==> flow/design.v <==
module reg_write
(
	input	logic			i_CLK	,
	input	logic			i_RST	,
	input	logic	[23:0]	i_DATA	,
	input	logic			i_VALID	,
	output	logic			o_ST_CP	,
	output	logic			o_SH_CP	,
	output	logic			o_DATA	
);
	logic	[23:0]	data;
	logic			valid_del;
	logic			sh_cp_en;
	logic			st_cp_en;
	logic	[5:0]	cnt;
	assign o_DATA = data[23];
	assign o_SH_CP = cnt[0];
	always_ff @(posedge i_CLK)
		begin
			if(i_RST)
				begin
					data <= '0;
					valid_del <= 1'b0;
					sh_cp_en <= 1'b0;
					st_cp_en <= 1'b0;
				end
			else
				begin
					valid_del <= i_VALID;
					if((i_VALID ^ valid_del) && !i_VALID)
						begin
							sh_cp_en <= 1'b1;
						end
					else if(cnt[5:1] == 23 && cnt[0])
						begin
							sh_cp_en <= 0;
						end
					if(i_VALID)
						begin
							data <= i_DATA;
						end
					else if(sh_cp_en && cnt[0])
						begin
							data <= data << 1;
						end
					if(st_cp_en && cnt[5:1] == 24)
						begin
							o_ST_CP <= 1'b1;
						end
					else
						begin
							o_ST_CP <= 1'b0;
						end
					if(i_VALID)
						begin
							st_cp_en <= 1'b1;
						end
					else if(cnt[5:1] == 24)
						begin
							st_cp_en <= 1'b0;							
						end
				end
		end
	always_ff @(posedge i_CLK)
		begin
			if(i_RST || i_VALID)
				begin
					cnt <= '0;
				end
			else if(sh_cp_en) 
				begin
					cnt <= cnt + 1;
				end
		end
endmodule
Step by step through the tools: reg_write
The steps from the RTL of reg_write to its reports follow in flow order. Lines are those of the file above, counted from 1. Cell names lack the library's common part. The mark -- stands for no value.

Top: reg_write. Clock port: i_CLK. Library: sky130hd. Timing corner: tt_025C_1v80.

Elaborated design
Counts by Yosys on the flattened word-level netlist (proc, flatten, opt, wreduce; memories kept). Register bits leave out memories and registers merged into their read ports (data or address). Print and check cells are left out. Cells with the same type and inputs are merged into one.

Under add/sub/neg operators stands 1. For eq/ne operators the number is 2. For multiplexer cells the number is 7. The figure for bitwise logic cells is 1. Under reduce/logical cells stands 9.

Operators with widths (count): 24-bit 2-to-1 mux (2); 5-bit == test (second input constant) (2); 2-bit nonzero test (3); 6-bit by 1-bit adder with 6-bit output (second input constant) (1); 1-bit 2-to-1 mux (5); 1-bit logical AND (4); 1-bit bitwise XOR (1); 1-bit logical OR (1); 1-bit zero test (1).

For flip-flop bits (word level) the number is 34. For input port bits the number is 27. Output and inout port bits: 3.

Longest topological paths
Depth = most cells in a row (Yosys ltp): at word level without a register or memory, in the mapped netlist without a sequential cell, where the memories' decode and read muxes count.

The entry for word-level depth reads 4. ABC_AREA: 0. For mapped depth the number is 5.

Mapped cells and area
The flow's flattened synthesis, as Yosys stat reports it; memories are mapped. The netlist is that of the ABC_AREA named above (0 if unset); the other value can give another one. Totals and module areas in this step are rounded.

Cells by type (count): dfxtp_1 (33); a211oi_1 (23); and3_1 (24); nor2b_1 (24); nor3_1 (23); clkbuf_1 (10); edfxtp_1 (1); xor2_1 (3); buf_4 (3); buf_2 (4); nand2_1 (5); nor2_1 (5); a21oi_1 (3); ha_1 (1); nand4_1 (2); mux2i_1 (1); nand3_1 (2); o21ai_0 (2).

Not listed: further types 9, cells in them 9.

Mapped cells: 178. The figure for synthesis area is 1560 um^2. Under sequential area stands 691 um^2. For flip-flops the number is 34. Buffers: 17.

Timing after synthesis
Path of least setup slack by OpenSTA after synthesis, without wires, with an ideal clock, recovery checks aside; 20% of the period is set as input and as output delay. Where synthesis merged equal registers, the netlist keeps one of their names.

Path kind: register -> register. From: reg cnt[0]. To: reg data[12]. Under period stands 1280 ps. Setup time: 132 ps. For arrival the number is 1132 ps. The entry for data required time reads 1148 ps. The entry for setup slack reads 16 ps. Under delay of the path stands 1264 ps. The entry for stages reads 6. Under buffers on the path stands 2. The figure for synthesis period reached is 1264 ps.

"delay of the path" = arrival - input delay + setup time. "stages" counts driving pins, that of a launching flip-flop among them; a cell with two outputs on the path counts twice. "synthesis period reached" = period - worst setup slack (recovery checks aside). The figure is calculated, with input and output delays left at 20% of the set period. Between the ends stands the longest chain of elaborated cells between them, by number of cells; it is not shown to be the way that was timed. Of several equally long chains one is given. A line is the first line of the expression or statement that the cell stems from. Yosys adds cells for indexed reads and writes and turns some case tables into memories. At most two assigning lines are given for a register; there are more.

Cells stage by stage: dfxtp_1 > buf_2 > nand2_1 > buf_4 > a211oi_1 > nor3_1. The entry for length of the longest elaborated chain reads 3.

Ends and longest elaborated chain, post-synthesis: start, declared (RTL line 15) `logic [5:0] cnt;`; start, assigned (RTL line 68) `cnt <= '0;`; start, assigned (RTL line 72) `cnt <= cnt + 1;`; 1-bit logical AND (RTL line 42) `else if(sh_cp_en && cnt[0])`; 24-bit 2-to-1 mux (RTL line 42); 24-bit 2-to-1 mux (RTL line 38) `if(i_VALID)`; end, assigned (RTL line 40) `data <= i_DATA;`; end, assigned (RTL line 44) `data <= data << 1;`; end, declared (RTL line 11) `logic [23:0] data;`.

Timing after layout
From the final timing report of stored run 1: the path of least setup slack in the routed layout; clock arrival at registers is part of the times. The report prints the path's times to 10 ps; the period is as set.

Path kind: register -> register. From: reg cnt[0]. To: reg data[5]. Under period stands 1060 ps. Setup time: 110 ps. For arrival the number is 1350 ps. The entry for data required time reads 1230 ps. The entry for setup slack reads -110 ps. The entry for stages reads 6. Under buffers on the path stands 2.

Between the ends stands the longest chain of elaborated cells between them, by number of cells; it is not shown to be the way that was timed. Of several equally long chains one is given. At most two assigning lines are given for a register; there are more.

Cells stage by stage: dfxtp_4 > buf_6 > buf_8 > and3_4 > a211oi_2 > nor3_2. The entry for length of the longest elaborated chain reads 3.

Ends and longest elaborated chain, after layout: start, declared (RTL line 15) `logic [5:0] cnt;`; start, assigned (RTL line 68) `cnt <= '0;`; start, assigned (RTL line 72) `cnt <= cnt + 1;`; 1-bit logical AND (RTL line 42) `else if(sh_cp_en && cnt[0])`; 24-bit 2-to-1 mux (RTL line 42); 24-bit 2-to-1 mux (RTL line 38) `if(i_VALID)`; end, assigned (RTL line 40) `data <= i_DATA;`; end, assigned (RTL line 44) `data <= data << 1;`; end, declared (RTL line 11) `logic [23:0] data;`.

# Flow runs of reg_write

2 stored runs of reg_write in the flow (synthesis by Yosys, layout by OpenROAD, sky130hd cells), in arbitrary order. Constraints: input delay and output delay 20% of the set period each, output load 0.01 pF. "achieved period" is the run's clock period less its worst setup slack. It is reckoned from that one timing run; input and output delays stay at 20% of the period that was set. By "time of the worst setup path" is meant the share of the clock period that the worst setup path is allowed (20% is reserved at inputs, 20% at outputs), minus its slack. Clock arrival times at its registers enter into it. By "power consumption" is meant OpenSTA's value without simulated activity: inputs other than the clock are taken to toggle once in ten clock periods, and the tool carries that through the logic. "time of the worst setup path" is given in steps of 10 ps. The measured numbers are rounded.

Stored run 1 has these settings: period_ns 1.06; CORE_UTILIZATION 15; SETUP_SLACK_MARGIN 0.29; PLACE_DENSITY_LB_ADDON 0.17; CORE_ASPECT_RATIO 0.95; CORE_MARGIN 3; CELL_PAD_IN_SITES_DETAIL_PLACEMENT 1; TNS_END_PERCENT 90; ABC_AREA 0; CTS_CLUSTER_DIAMETER 312; SLEW_MARGIN 40; MIN_ROUTING_LAYER met2; CAP_MARGIN 20. The synthesized cell area is 1560 um^2. The area of the die is 11600 um^2. The measured standard-cell area after layout is 2670 um^2. The final utilization reads 0.269. The worst slack on setup checks reads -114 ps. The total negative slack on setup checks reads -1570 ps. The worst hold slack in the final report is 296 ps. The power consumption reads 2.82 mW. The achieved period reads 1174 ps. For the time of the worst setup path the run shows 1170 ps. Worst path kind: register -> register.

Stored run 2 has these settings: period_ns 1.68; CORE_UTILIZATION 53; PLACE_DENSITY_LB_ADDON 0.13; HOLD_SLACK_MARGIN 0.08; CORE_ASPECT_RATIO 0.74; TNS_END_PERCENT 65; ABC_AREA 1; CTS_CLUSTER_SIZE 13; CAP_MARGIN 25; SLEW_MARGIN 40; CORE_MARGIN 2. The synthesized cell area is 1710 um^2. The area of the die is 3690 um^2. The measured standard-cell area after layout is 2120 um^2. The final utilization reads 0.702. The worst slack on setup checks reads 192 ps. The total negative slack on setup checks reads 0 ps. The worst hold slack in the final report is 427 ps. The power consumption reads 1.71 mW. The achieved period reads 1488 ps. For the time of the worst setup path the run shows 1150 ps. Worst path kind: register -> output.
