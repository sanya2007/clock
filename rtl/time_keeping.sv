==> flow/design.v <==
module time_keeping(
	input	logic			i_CLK		,
	input	logic			i_RST		,
	input	logic			i_SET		,
	input	logic			i_HR_INCR	,
	input	logic			i_MN_INCR	,
	output	logic	[3:0]	o_HR_U		,
	output	logic	[1:0]	o_HR_T		,
	output	logic	[3:0]	o_MN_U		,
	output	logic	[2:0]	o_MN_T		,
	output	logic			o_SEC		,
	output	logic			o_SET		,
	output	logic			o_VALID		
);
	localparam C_USEC_CNT_LIM = 999;  
	logic  [9:0]	cnt_usec	;
	logic  [9:0]	usec		;
	logic  [5:0]	sec			;
	logic  [3:0]	hr_u		;
	logic  [1:0]	hr_t		;
	logic  [3:0]	mn_u		;
	logic  [2:0]	mn_t		;
	logic  hr_incr_del;
	logic  mn_incr_del;
	assign o_HR_U = hr_u;
	assign o_HR_T = hr_t;
	assign o_MN_U = mn_u;
	assign o_MN_T = mn_t;
	always_ff @(posedge i_CLK)
		begin
			hr_incr_del <= i_HR_INCR;
			mn_incr_del <= i_MN_INCR;
		end
	assign hr_incr = (!hr_incr_del && i_HR_INCR && i_SET);
	assign mn_incr = (!mn_incr_del && i_MN_INCR && i_SET);
	always_ff @(posedge i_CLK)
		begin
			if(i_RST || i_SET)
				begin
					cnt_usec <= 0;
					usec <= 0;
					sec <= 0;
					o_VALID <= 1'b0;
					o_SEC <= 1'b0;
				end
			else
				begin
					if(cnt_usec == C_USEC_CNT_LIM)
						begin
							o_VALID <= 1'b1;
							cnt_usec <= 0;
							if(usec == 999)
								begin
									o_SEC <= 1'b1;
									usec <= 0;
									if(sec == 59)
										begin
											sec <= 0;
										end
									else
										begin
											sec <= sec + 1;
										end
								end
							else
								begin
									usec <= usec + 1;
								end
						end
					else
						begin
							cnt_usec <= cnt_usec + 1;
							o_VALID <= 1'b0;
							o_SEC <= 1'b0;
						end
				end
		end
	always_ff @(posedge i_CLK)
		begin
			if(i_RST)
				begin
					mn_u <= 0;
					mn_t <= 0;
					hr_u <= 0;
					hr_t <= 0;
				end
			else
				begin
					if((cnt_usec == C_USEC_CNT_LIM && usec == 999 && sec == 59) || mn_incr)
						begin
							if(mn_u == 9)
								begin
									mn_u <= 0;
									if(mn_t == 5)
										begin
											mn_t <= 0;
										end
									else
										begin
											mn_t <= mn_t + 1;
										end
								end
							else
								begin
									mn_u <= mn_u + 1;
								end
						end
				end
				if((cnt_usec == C_USEC_CNT_LIM && usec == 999 && sec == 59 && mn_u == 9 && mn_t == 5) || hr_incr)
					begin
						if(hr_u == 9 || (hr_u == 3 && hr_t == 2)) 
							begin
								hr_u <= 0;
								if(hr_t == 2)
									begin
										hr_t <= 0;
									end
								else
									begin
										hr_t <= hr_t + 1;
									end
							end
						else
							begin
								hr_u <= hr_u + 1;
							end
				  end
		end
endmodule
# Tool chain data of time_keeping
# What the tools print for time_keeping, step after step.
# Line numbers count from 1 in the design file above.
# Operators: Yosys type, input widths -> output width; for muxes data width and select width s.
# A cell with -- has no value.
[setup]
design = "time_keeping"
clock = "i_CLK"
library = "sky130hd"
lib_corner = "tt_025C_1v80"

# After elaboration
# Source: Yosys, flattened and elaborated, memories not mapped. Widths are those after wreduce. Registers that Yosys merges into a memory's read port (data or address) are not register bits. Print and check cells do not count. Equal cells are merged and count once.
[word_totals]
out_inout_bits = 16
register_bits = 43
inputBits = 5
word_cells = 59
[op_classes]
n_reduce_logical = 20
n_logic = 1
addsub = 7
muxes = 12
equal = 8
[ops]
columns = ["op", "n"]
rows = [
  ["$add 10x1->10 const B", 2],
  ["$eq 10x10->1 const B", 2],
  ["$mux 4", 4],
  ["$mux 10", 1],
  ["$logic_and 1x1->1", 9],
  ["$add 4x1->4 const B", 2],
  ["$eq 4x4->1 const B", 2],
  ["$mux 2", 4],
  ["$add 6x1->6 const B", 1],
  ["$eq 6x6->1 const B", 1],
  ["$mux 6", 1],
  ["$logic_or 1x1->1", 4],
  ["$reduce_and 2->1", 2],
  ["$reduce_or 2->1", 2],
  ["$eq 4x2->1 const B", 1],
  ["$add 3x1->3 const B", 1],
  ["$eq 3x3->1 const B", 1],
  ["$mux 3", 1],
  ["$logic_not 1->1", 2],
  ["$add 2x1->2 const B", 1],
  ["$eq 2x2->1 const B", 1],
  ["$reduce_bool 2->1", 1],
  ["$not 1->1", 1],
  ["$mux 1", 1],
]

# Depth
# Depth = most cells in a row (Yosys ltp): at word level without a register or memory, in the mapped netlist without a sequential cell, where the memories' decode and read muxes count.
[depth]
word_depth = 7
ABC_AREA = 0
depth_mapped = 7

# After synthesis
# Source: synth_stat.txt of the flow (Yosys; design flattened, memories mapped). It holds for the ABC_AREA given above (unset counts as 0); a run with the other value may have another netlist.
[synth_totals]
stdcells = 219
seq_area_mm2 = 0.0009009
n_buf = 4
yosys_area_mm2 = 0.0019819
flip_flops = 43
[types]
columns = ["cell_type", "n", "area_total_um2"]
rows = [
  ["sky130_fd_sc_hd__dfxtp_1", 39, 780.749],
  ["sky130_fd_sc_hd__nor2_1", 42, 157.651],
  ["sky130_fd_sc_hd__xor2_1", 15, 131.376],
  ["sky130_fd_sc_hd__edfxtp_1", 4, 120.115],
  ["sky130_fd_sc_hd__xnor2_1", 10, 87.584],
  ["sky130_fd_sc_hd__nand3_1", 14, 70.067],
  ["sky130_fd_sc_hd__nand2_1", 18, 67.565],
  ["sky130_fd_sc_hd__ha_1", 5, 62.56],
  ["sky130_fd_sc_hd__nand4_1", 8, 50.048],
  ["sky130_fd_sc_hd__nand3b_1", 4, 30.029],
  ["sky130_fd_sc_hd__nor3_1", 6, 30.029],
  ["sky130_fd_sc_hd__and3_1", 4, 25.024],
  ["sky130_fd_sc_hd__nor4_4", 1, 21.27],
  ["sky130_fd_sc_hd__a21oi_1", 4, 20.019],
  ["sky130_fd_sc_hd__a32o_1", 2, 20.019],
  ["sky130_fd_sc_hd__inv_1", 5, 18.768],
  ["sky130_fd_sc_hd__or2_2", 3, 18.768],
  ["sky130_fd_sc_hd__a211o_1", 2, 17.517],
]
# Not listed: further types 27, cells in them 33.

# Timing after synthesis
# Source: OpenSTA report_checks on the synthesized netlist (no wires, ideal clock, input and output delay 20% of the period each), path of least setup slack; recovery checks are left aside. Register names are those of the netlist, which keeps one name where synthesis merged equal registers.
[synth_path]
path_type = "reg-to-reg"
start = "register cnt_usec[4]"
end = "register hr_u[0]"
arrival_time_ns = 1.595
driving_pins = 5
setup_time_ns = 0.307
path_slack_ns = 2.098
tclk_ns = 4.0
required_ns = 3.693
delay_ns = 1.902
path_buffers = 0
synth_period_reached_ns = 1.902
# "delay_ns" = arrival - input delay + setup time.
# "driving_pins" counts driving pins, that of a launching flip-flop among them; a cell with two outputs on the path counts twice.
# "synth_period_reached_ns" is the clock period less the worst setup slack; recovery checks do not enter. This is arithmetic on one report: input and output delays are still those of the set period (20% each).
# Between the ends stands the longest chain of elaborated cells between them, by number of cells; it is not shown to be the way that was timed. Of several equally long chains one is given.
# Each line given opens the expression or statement behind the cell; cells for indexed reads and writes are added by Yosys, which also makes memories of some case tables.
# At most two assigning lines are given for a register; there are more.
# The path ends at the enable pin of a flip-flop; only ways to that pin are counted.
[synth_via]
path_cell_list = "sky130_fd_sc_hd__dfxtp_1 sky130_fd_sc_hd__or3b_4 sky130_fd_sc_hd__nor4_4 sky130_fd_sc_hd__and4_2 sky130_fd_sc_hd__or3_1"
elab_chain_cells = 7
cone_cells = 7
cone_classes = "eq/ne: 1; reduce/logical: 6"
[synth_lines]
columns = ["item", "line", "source"]
rows = [
  ["from (decl)", 16, "logic [9:0] cnt_usec ;"],
  ["from (assign)", 40, "cnt_usec <= 0;"],
  ["from (assign)", 72, "cnt_usec <= cnt_usec + 1;"],
  ["$eq 10x10->1", 109, "if((cnt_usec == C_USEC_CNT_LIM && usec == 999 && sec == 59 && mn_u == 9 && mn_t == 5) || hr_incr)"],
  ["$logic_and 1x1->1 x4", 109, ""],
  ["$logic_or 1x1->1", 109, ""],
  ["$reduce_bool 2->1", "--", ""],
  ["to (assign)", 113, "hr_u <= 0;"],
  ["to (assign)", 125, "hr_u <= hr_u + 1;"],
  ["to (decl)", 19, "logic [3:0] hr_u ;"],
]

# Path in the finished layout
# Path of least setup slack in the final report of record 1 (OpenROAD, finished layout, wires in). Where an end is a register, its clock arrival counts in the times.
[layout_path]
path_type = "reg-to-reg"
start = "register cnt_usec[3]"
end = "register mn_t[2]"
tclk_ns = 1.94
driving_pins = 7
path_slack_ns = 0.18
arrival_time_ns = 1.96
setup_time_ns = 0.10
path_buffers = 1
required_ns = 2.14
# Between the ends stands the longest chain of elaborated cells between them, by number of cells; it is not shown to be the way that was timed. Of several equally long chains one is given.
# At most two assigning lines are given for a register; there are more.
[layout_via]
path_cell_list = "sky130_fd_sc_hd__dfxtp_2 sky130_fd_sc_hd__or3b_4 sky130_fd_sc_hd__buf_6 sky130_fd_sc_hd__nor3_4 sky130_fd_sc_hd__a31o_4 sky130_fd_sc_hd__a21oi_2 sky130_fd_sc_hd__a31o_2"
elab_chain_cells = 5
cone_cells = 5
cone_classes = "eq/ne: 1; reduce/logical: 4"
[layout_lines]
columns = ["item", "line", "source"]
rows = [
  ["from (decl)", 16, "logic [9:0] cnt_usec ;"],
  ["from (assign)", 40, "cnt_usec <= 0;"],
  ["from (assign)", 72, "cnt_usec <= cnt_usec + 1;"],
  ["$eq 10x10->1", 89, "if((cnt_usec == C_USEC_CNT_LIM && usec == 999 && sec == 59) || mn_incr)"],
  ["$logic_and 1x1->1 x2", 89, ""],
  ["$logic_or 1x1->1", 89, ""],
  ["$reduce_and 2->1", "--", ""],
  ["to (assign)", 83, "mn_t <= 0;"],
  ["to (assign)", 100, "mn_t <= mn_t + 1;"],
  ["to (decl)", 22, "logic [2:0] mn_t ;"],
]

Top module time_keeping; platform sky130hd; tools Yosys and OpenROAD; 2 stored runs in no particular order. Input and output delays are each 20% of the period that was set; the output load is 0.01 pF.
"worst_setup_path_time_ns": the worst setup path's part of the clock period (all of it between registers, 20% less for each end at a port) less its slack. A launch clock that arrives late makes it longer, a capture clock that arrives late makes it shorter.

# record 1
==> flow/run.sh <==
#!/bin/bash
# the make line also repeats the synthesis and layout settings of config.mk as NAME=value (left out here)
make -C /OpenROAD-flow-scripts/flow DESIGN_CONFIG=/design/flow/config.mk WORK_HOME=/design/flow/orfs CLKGATE_MAP_FILE= finish
==> flow/config.mk <==
export PLATFORM = sky130hd
export DESIGN_NAME = time_keeping
export DESIGN_NICKNAME = time_keeping
export VERILOG_FILES = /design/flow/design.v
export SDC_FILE = /design/flow/constraint.sdc
export NUM_CORES = 4
export LEC_CHECK = 0
export CAP_MARGIN = 20
export CORE_MARGIN = 2
export CORE_UTILIZATION = 40
export SETUP_SLACK_MARGIN = 0.33
export SLEW_MARGIN = 20
==> flow/constraint.sdc <==
create_clock -name core_clock -period 1.94 [get_ports {i_CLK}]
set_input_delay 0.3880 -clock core_clock [delete_from_list [all_inputs] [get_ports {i_CLK}]]
set_output_delay 0.3880 -clock core_clock [all_outputs]
set_load 0.01 [all_outputs]

==> record 1: results <==
synthArea_mm2=0.0019819
final_setup_ws_ns=0.184
finalCellArea_mm2=0.0027739
worst_setup_path_time_ns=1.76
critical_path_type="reg-to-reg"
die_area_mm2=0.0055339

# record 2
==> flow/run.sh <==
#!/bin/bash
# the make line also repeats the synthesis and layout settings of config.mk as NAME=value (left out here)
make -C /OpenROAD-flow-scripts/flow DESIGN_CONFIG=/design/flow/config.mk WORK_HOME=/design/flow/orfs CLKGATE_MAP_FILE= finish
==> flow/config.mk <==
export PLATFORM = sky130hd
export DESIGN_NAME = time_keeping
export DESIGN_NICKNAME = time_keeping
export VERILOG_FILES = /design/flow/design.v
export SDC_FILE = /design/flow/constraint.sdc
export NUM_CORES = 4
export LEC_CHECK = 0
export ABC_AREA = 0
export CAP_MARGIN = 20
export CORE_MARGIN = 5
export CORE_UTILIZATION = 20
export CTS_CLUSTER_DIAMETER = 118
export CTS_CLUSTER_SIZE = 21
export GPL_ROUTABILITY_DRIVEN = 1
export MAX_ROUTING_LAYER = met4
export MIN_ROUTING_LAYER = met2
export PLACE_DENSITY_LB_ADDON = 0.27
export SETUP_SLACK_MARGIN = 0.37
export SLEW_MARGIN = 20
export TNS_END_PERCENT = 40
==> flow/constraint.sdc <==
create_clock -name core_clock -period 1.86 [get_ports {i_CLK}]
set_input_delay 0.3720 -clock core_clock [delete_from_list [all_inputs] [get_ports {i_CLK}]]
set_output_delay 0.3720 -clock core_clock [all_outputs]
set_load 0.01 [all_outputs]

==> record 2: results <==
synthArea_mm2=0.0019819
final_setup_ws_ns=0.104
finalCellArea_mm2=0.0027952
worst_setup_path_time_ns=1.76
critical_path_type="reg-to-reg"
die_area_mm2=0.0120001
